==> flow/design.v <==
`timescale 1ns / 1ps
module DIP(
    output reg [7:0] Rout, Gout, Bout,
    output reg OKout,
    input [7:0] Rin, Gin, Bin, value,
    input [2:0] operation,
    input clka, reset, OKin
);
    reg [8:0] Rtemp, Gtemp, Btemp;
    reg [7:0] gray_value;
    parameter BRIGHTNESS_UP = 3'b000;
    parameter BRIGHTNESS_DOWN = 3'b001;
    parameter GRAYSCALE = 3'b010;
    parameter RED_ONLY = 3'b011;
    parameter GREEN_ONLY = 3'b100;
    parameter BLUE_ONLY = 3'b101;
    parameter THRESHOLD = 3'b110;
    parameter INVERT = 3'b111;
    always @(*) begin
        gray_value = (Rin >> 2) + (Rin >> 5) + (Rin >> 6) + 
                     (Gin >> 1) + (Gin >> 4) + (Gin >> 6) + 
                     (Bin >> 4) + (Bin >> 5) + (Bin >> 6);
    end
    always @(posedge clka) begin
        if (reset) begin
            Rout <= 8'd0;
            Gout <= 8'd0;
            Bout <= 8'd0;
            OKout <= 1'b0;
        end
        else if (OKin) begin
            case (operation)
                BRIGHTNESS_UP: begin
                    Rtemp = Rin + value;
                    Gtemp = Gin + value;
                    Btemp = Bin + value;
                    Rout <= (Rtemp > 255) ? 8'd255 : Rtemp[7:0];
                    Gout <= (Gtemp > 255) ? 8'd255 : Gtemp[7:0];
                    Bout <= (Btemp > 255) ? 8'd255 : Btemp[7:0];
                    OKout <= 1'b1;
                end
                BRIGHTNESS_DOWN: begin
                    Rout <= (Rin > value) ? (Rin - value) : 8'd0;
                    Gout <= (Gin > value) ? (Gin - value) : 8'd0;
                    Bout <= (Bin > value) ? (Bin - value) : 8'd0;
                    OKout <= 1'b1;
                end
                GRAYSCALE: begin
                    Rout <= gray_value;
                    Gout <= gray_value;
                    Bout <= gray_value;
                    OKout <= 1'b1;
                end
                RED_ONLY: begin
                    Rout <= Rin;
                    Gout <= 8'd0;
                    Bout <= 8'd0;
                    OKout <= 1'b1;
                end
                GREEN_ONLY: begin
                    Rout <= 8'd0;
                    Gout <= Gin;
                    Bout <= 8'd0;
                    OKout <= 1'b1;
                end
                BLUE_ONLY: begin
                    Rout <= 8'd0;
                    Gout <= 8'd0;
                    Bout <= Bin;
                    OKout <= 1'b1;
                end
                THRESHOLD: begin
                    if (gray_value > value) begin
                        Rout <= 8'd255;
                        Gout <= 8'd255;
                        Bout <= 8'd255;
                    end
                    else begin
                        Rout <= 8'd0;
                        Gout <= 8'd0;
                        Bout <= 8'd0;
                    end
                    OKout <= 1'b1;
                end
                INVERT: begin
                    Rout <= 8'd255 - Rin;
                    Gout <= 8'd255 - Gin;
                    Bout <= 8'd255 - Bin;
                    OKout <= 1'b1;
                end
                default: begin
                    Rout <= Rin;
                    Gout <= Gin;
                    Bout <= Bin;
                    OKout <= 1'b1;
                end
            endcase
        end
        else begin
            Rout <= 8'd0;
            Gout <= 8'd0;
            Bout <= 8'd0;
            OKout <= 1'b0;
        end
    end
endmodule
## Step by step through the tools: DIP

What the tools print for DIP, step after step.
Line numbers count from 1 in the design file above.
Library cell names are shortened.
Not given: n/a

- Design top: DIP
- Clock input: clka
- Standard-cell library: sky130hd
- Timing corner: tt_025C_1v80

## After elaboration

Counts by Yosys on the flattened word-level netlist (proc, flatten, opt, wreduce; memories kept). Register bits leave out memories and registers merged into their read ports (data or address); mux counts leave out enables and synchronous resets folded into registers. Print and check cells are left out. Cells with the same type and inputs are merged into one.

- Flip-flop bits (word level): 25
- Input bits: 38
- Word width x clocked read ports: 0
- Output and inout bits: 25
- Bits in writable memories: 0
- Latch bits: 0
- Memory cells: 0
- Memory bits (read-only): 0

- Add/subtract/negate cells: 17
- Bitwise logic cells: 1
- Magnitude comparators: 7
- Multipliers: 0
- Equality and inequality tests: 7
- Divide/modulo/power cells: 0
- Multiplexer cells: 11
- Reductions and logical operators: 6
- Shifts and indexed selects: 0

Operators by type and width:

| cell | count |
|---|---|
| 8-bit case mux with 7-bit select | 3 |
| 8-bit 2-to-1 mux | 7 |
| 8-bit greater-than comparator | 4 |
| 8-bit by 8-bit adder with 9-bit output | 3 |
| 9-bit by 8-bit greater-than comparator with 1-bit output (second input constant) | 3 |
| 8-bit subtractor | 3 |
| 8-bit subtractor (first input constant) | 3 |
| 8-bit by 2-bit adder with 8-bit output | 2 |
| 8-bit by 4-bit adder with 8-bit output | 2 |
| 3-bit equality test (second input constant) | 4 |
| 2-bit OR reduction | 4 |
| 7-bit by 2-bit adder with 8-bit output | 1 |
| 8-bit by 3-bit adder with 8-bit output | 1 |
| 8-bit by 7-bit adder with 8-bit output | 1 |
| 8-bit OR reduction | 1 |
| 6-bit by 3-bit adder with 7-bit output | 1 |
| 3-bit by 2-bit equality test with 1-bit output (second input constant) | 2 |
| 3-bit by 1-bit equality test with 1-bit output (second input constant) | 1 |
| 3-bit zero test | 1 |
| 1-bit inverter | 1 |
| 1-bit 2-to-1 mux | 1 |

## Logic depth

Depth = most cells in a row (Yosys ltp): at word level without a register or memory, in the mapped netlist without a sequential cell, where the memories' decode and read muxes count.

- Depth in word-level cells: 11
- ABC_AREA: 0
- Depth in mapped cells: 22

## Synthesis result

The flow's flattened synthesis, as Yosys stat reports it; memories are mapped. The netlist is that of the ABC_AREA named above (0 if unset); the other value can give another one.
Totals and module areas in this step are rounded.

Cell types:

| cell type | count |
|---|---|
| ha_1 | 73 |
| fa_1 | 26 |
| dfxtp_1 | 25 |
| xnor2_1 | 34 |
| inv_1 | 78 |
| a21oi_1 | 36 |
| nor2_1 | 41 |
| o21ai_0 | 29 |
| xor2_1 | 15 |
| a221oi_1 | 12 |
| nand2_1 | 27 |
| a211oi_1 | 10 |
| nor3_1 | 14 |
| nand2b_1 | 10 |
| buf_2 | 12 |
| o21a_1 | 8 |
| nor2b_1 | 9 |
| a31oi_1 | 8 |

Other cell types: 47; their cells: 109.

- Cell count: 576
- Buffer cells: 25
- Synthesis area: 4640 µm²
- Flip-flop cells: 25

## Timing after synthesis

Path of least setup slack by OpenSTA after synthesis, without wires, with an ideal clock, recovery checks aside; 20% of the period is set as input and as output delay. Where synthesis merged equal registers, the netlist keeps one of their names.

- Path kind: in2reg
- Start: input port Rin[3]
- End: register Rout[4]
- Time at the first pin: 1.442 ns
- Period: 7.21 ns
- Setup slack: 1.081 ns
- Setup time: 0.147 ns
- Data arrival time: 5.983 ns
- Data required time: 7.063 ns
- Stages on the path: 21
- Delay of the path: 4.688 ns
- External input delay: 1.442 ns
- Period reached after synthesis: 6.129 ns

"delay of the path" is the arrival time less input delay plus setup time.
"stages on the path" counts driving pins, that of a launching flip-flop among them; a cell with two outputs on the path counts twice.
"period reached after synthesis" = period - worst setup slack (recovery checks aside). The figure is calculated, with input and output delays left at 20% of the set period.
The rows between start and end are the longest chain of elaborated cells between them; the timing report does not say that the signal goes this way. Where chains are equally long, one stands for them.
Each line given opens the expression or statement behind the cell; cells for indexed reads and writes are added by Yosys, which also makes memories of some case tables.
A register here has more assigning lines than the two given.

- Path through: inv_1 -> fa_1 -> inv_1 -> fa_1 -> fa_1 -> inv_1 -> fa_1 -> inv_1 -> ha_1 -> nand2b_1 -> a21oi_1 -> o41ai_2 -> xor2_1 -> ha_1 -> a21oi_1 -> o21ai_0 -> o211ai_1 -> nand3_1 -> buf_2 -> a2111oi_0 -> a211oi_1
- Cells in the longest elaborated chain: 11
- Elaborated cells between the ends (all ways): 18
- Those cells by class: 11 x add/sub; 3 x compare; 4 x mux

Ends and longest elaborated chain, after synthesis:

| item | RTL line | source |
|---|---|---|
| start, declared | 5 | `input [7:0] Rin, Gin, Bin, value,` |
| 6-bit by 3-bit adder with 7-bit output | 20 | `gray_value = (Rin >> 2) + (Rin >> 5) + (Rin >> 6) +` |
| 7-bit by 2-bit adder with 8-bit output | 20 |  |
| 8-bit by 7-bit adder with 8-bit output | 20 |  |
| 8-bit by 4-bit adder with 8-bit output | 20 |  |
| 8-bit by 2-bit adder with 8-bit output | 20 |  |
| 8-bit by 4-bit adder with 8-bit output | 20 |  |
| 8-bit by 3-bit adder with 8-bit output | 20 |  |
| 8-bit by 2-bit adder with 8-bit output | 20 |  |
| 8-bit greater-than comparator | 73 | `if (gray_value > value) begin` |
| 8-bit 2-to-1 mux | 73 |  |
| 8-bit case mux with 7-bit select | 32 | `case (operation)` |
| end, assigned | 37 | `Rout <= (Rtemp > 255) ? 8'd255 : Rtemp[7:0];` |
| end, assigned | 43 | `Rout <= (Rin > value) ? (Rin - value) : 8'd0;` |
| end, declared | 3 | `output reg [7:0] Rout, Gout, Bout,` |

## Worst path after layout

From the final timing report of flow run A: the path of least setup slack in the routed layout; clock arrival at registers is part of the times.

- Path kind: in2reg
- Start: input port Rin[5]
- End: register Rout[5]
- Setup time: 0.14 ns
- Data required time: 4.76 ns
- Period: 4.63 ns
- Setup slack: -1.13 ns
- External input delay: 0.93 ns
- Data arrival time: 5.90 ns
- Stages on the path: 22
- Time at the first pin: 0.93 ns

The rows between start and end are the longest chain of elaborated cells between them; the timing report does not say that the signal goes this way. Where chains are equally long, one stands for them.
A register here has more assigning lines than the two given.

- Path through: buf_6 -> fa_1 -> inv_2 -> fa_1 -> fa_1 -> fa_1 -> fa_2 -> fa_2 -> nor2b_2 -> o31a_1 -> o21ai_2 -> nand2_2 -> xor2_1 -> ha_1 -> buf_4 -> nand2_2 -> o21ai_1 -> o211ai_1 -> nand3_4 -> buf_12 -> a2111oi_4 -> a211oi_2
- Cells in the longest elaborated chain: 11
- Elaborated cells between the ends (all ways): 18
- Those cells by class: 11 x add/sub; 3 x compare; 4 x mux

Ends and longest elaborated chain, post-layout:

| item | RTL line | source |
|---|---|---|
| start, declared | 5 | `input [7:0] Rin, Gin, Bin, value,` |
| 6-bit by 3-bit adder with 7-bit output | 20 | `gray_value = (Rin >> 2) + (Rin >> 5) + (Rin >> 6) +` |
| 7-bit by 2-bit adder with 8-bit output | 20 |  |
| 8-bit by 7-bit adder with 8-bit output | 20 |  |
| 8-bit by 4-bit adder with 8-bit output | 20 |  |
| 8-bit by 2-bit adder with 8-bit output | 20 |  |
| 8-bit by 4-bit adder with 8-bit output | 20 |  |
| 8-bit by 3-bit adder with 8-bit output | 20 |  |
| 8-bit by 2-bit adder with 8-bit output | 20 |  |
| 8-bit greater-than comparator | 73 | `if (gray_value > value) begin` |
| 8-bit 2-to-1 mux | 73 |  |
| 8-bit case mux with 7-bit select | 32 | `case (operation)` |
| end, assigned | 37 | `Rout <= (Rtemp > 255) ? 8'd255 : Rtemp[7:0];` |
| end, assigned | 43 | `Rout <= (Rin > value) ? (Rin - value) : 8'd0;` |
| end, declared | 3 | `output reg [7:0] Rout, Gout, Bout,` |

Add stored flow runs of DIP

2 stored runs of DIP in the flow (synthesis by Yosys, layout by OpenROAD, sky130hd cells), in arbitrary order. Constraints: input delay and output delay 20% of the set period each, output load 0.01 pF.
"reached clock period" means the clock period less the worst setup slack. The figure is calculated, with input and output delays left at 20% of the set period.
By "time on the worst setup path" is meant the share of the clock period that the worst setup path is allowed (20% is reserved at inputs, 20% at outputs), minus its slack. Clock arrival times at its registers enter into it.
"power consumption": no workload was simulated; the value follows from the tool's default switching activity.
Measured values are rounded.

### Flow run A

Settings: `period_ns=4.63`, `CORE_UTILIZATION=56`, `SETUP_SLACK_MARGIN=1.0`, `PLACE_DENSITY_LB_ADDON=0.23`, `CORE_MARGIN=10`, `CTS_CLUSTER_SIZE=83`, `CTS_CLUSTER_DIAMETER=343`, `MAX_ROUTING_LAYER=met4`, `CAP_MARGIN=20`, `SLEW_MARGIN=20`

- Synthesized cell area: 4640 µm²
- Die footprint: 12300 µm²
- Final design utilization: 0.758
- Worst setup slack after layout: -1.13 ns
- Total negative slack on setup checks: -25.2 ns
- Power consumption: 2440 uW
- Reached clock period: 5.764 ns
- Time on the worst setup path: 4.84 ns
- Kind of the worst setup path: in2reg

### Flow run B

Settings: `period_ns=5.17`, `CORE_UTILIZATION=62`, `PLACE_DENSITY_LB_ADDON=0.1`, `HOLD_SLACK_MARGIN=0.01`, `CORE_ASPECT_RATIO=0.81`, `CORE_MARGIN=6`, `CELL_PAD_IN_SITES_GLOBAL_PLACEMENT=0`, `CELL_PAD_IN_SITES_DETAIL_PLACEMENT=2`, `TNS_END_PERCENT=100`, `GPL_TIMING_DRIVEN=1`, `CTS_CLUSTER_SIZE=58`, `CTS_CLUSTER_DIAMETER=396`, `CAP_MARGIN=25`, `SLEW_MARGIN=20`

Did not finish, placement stopped with DPL-0033.
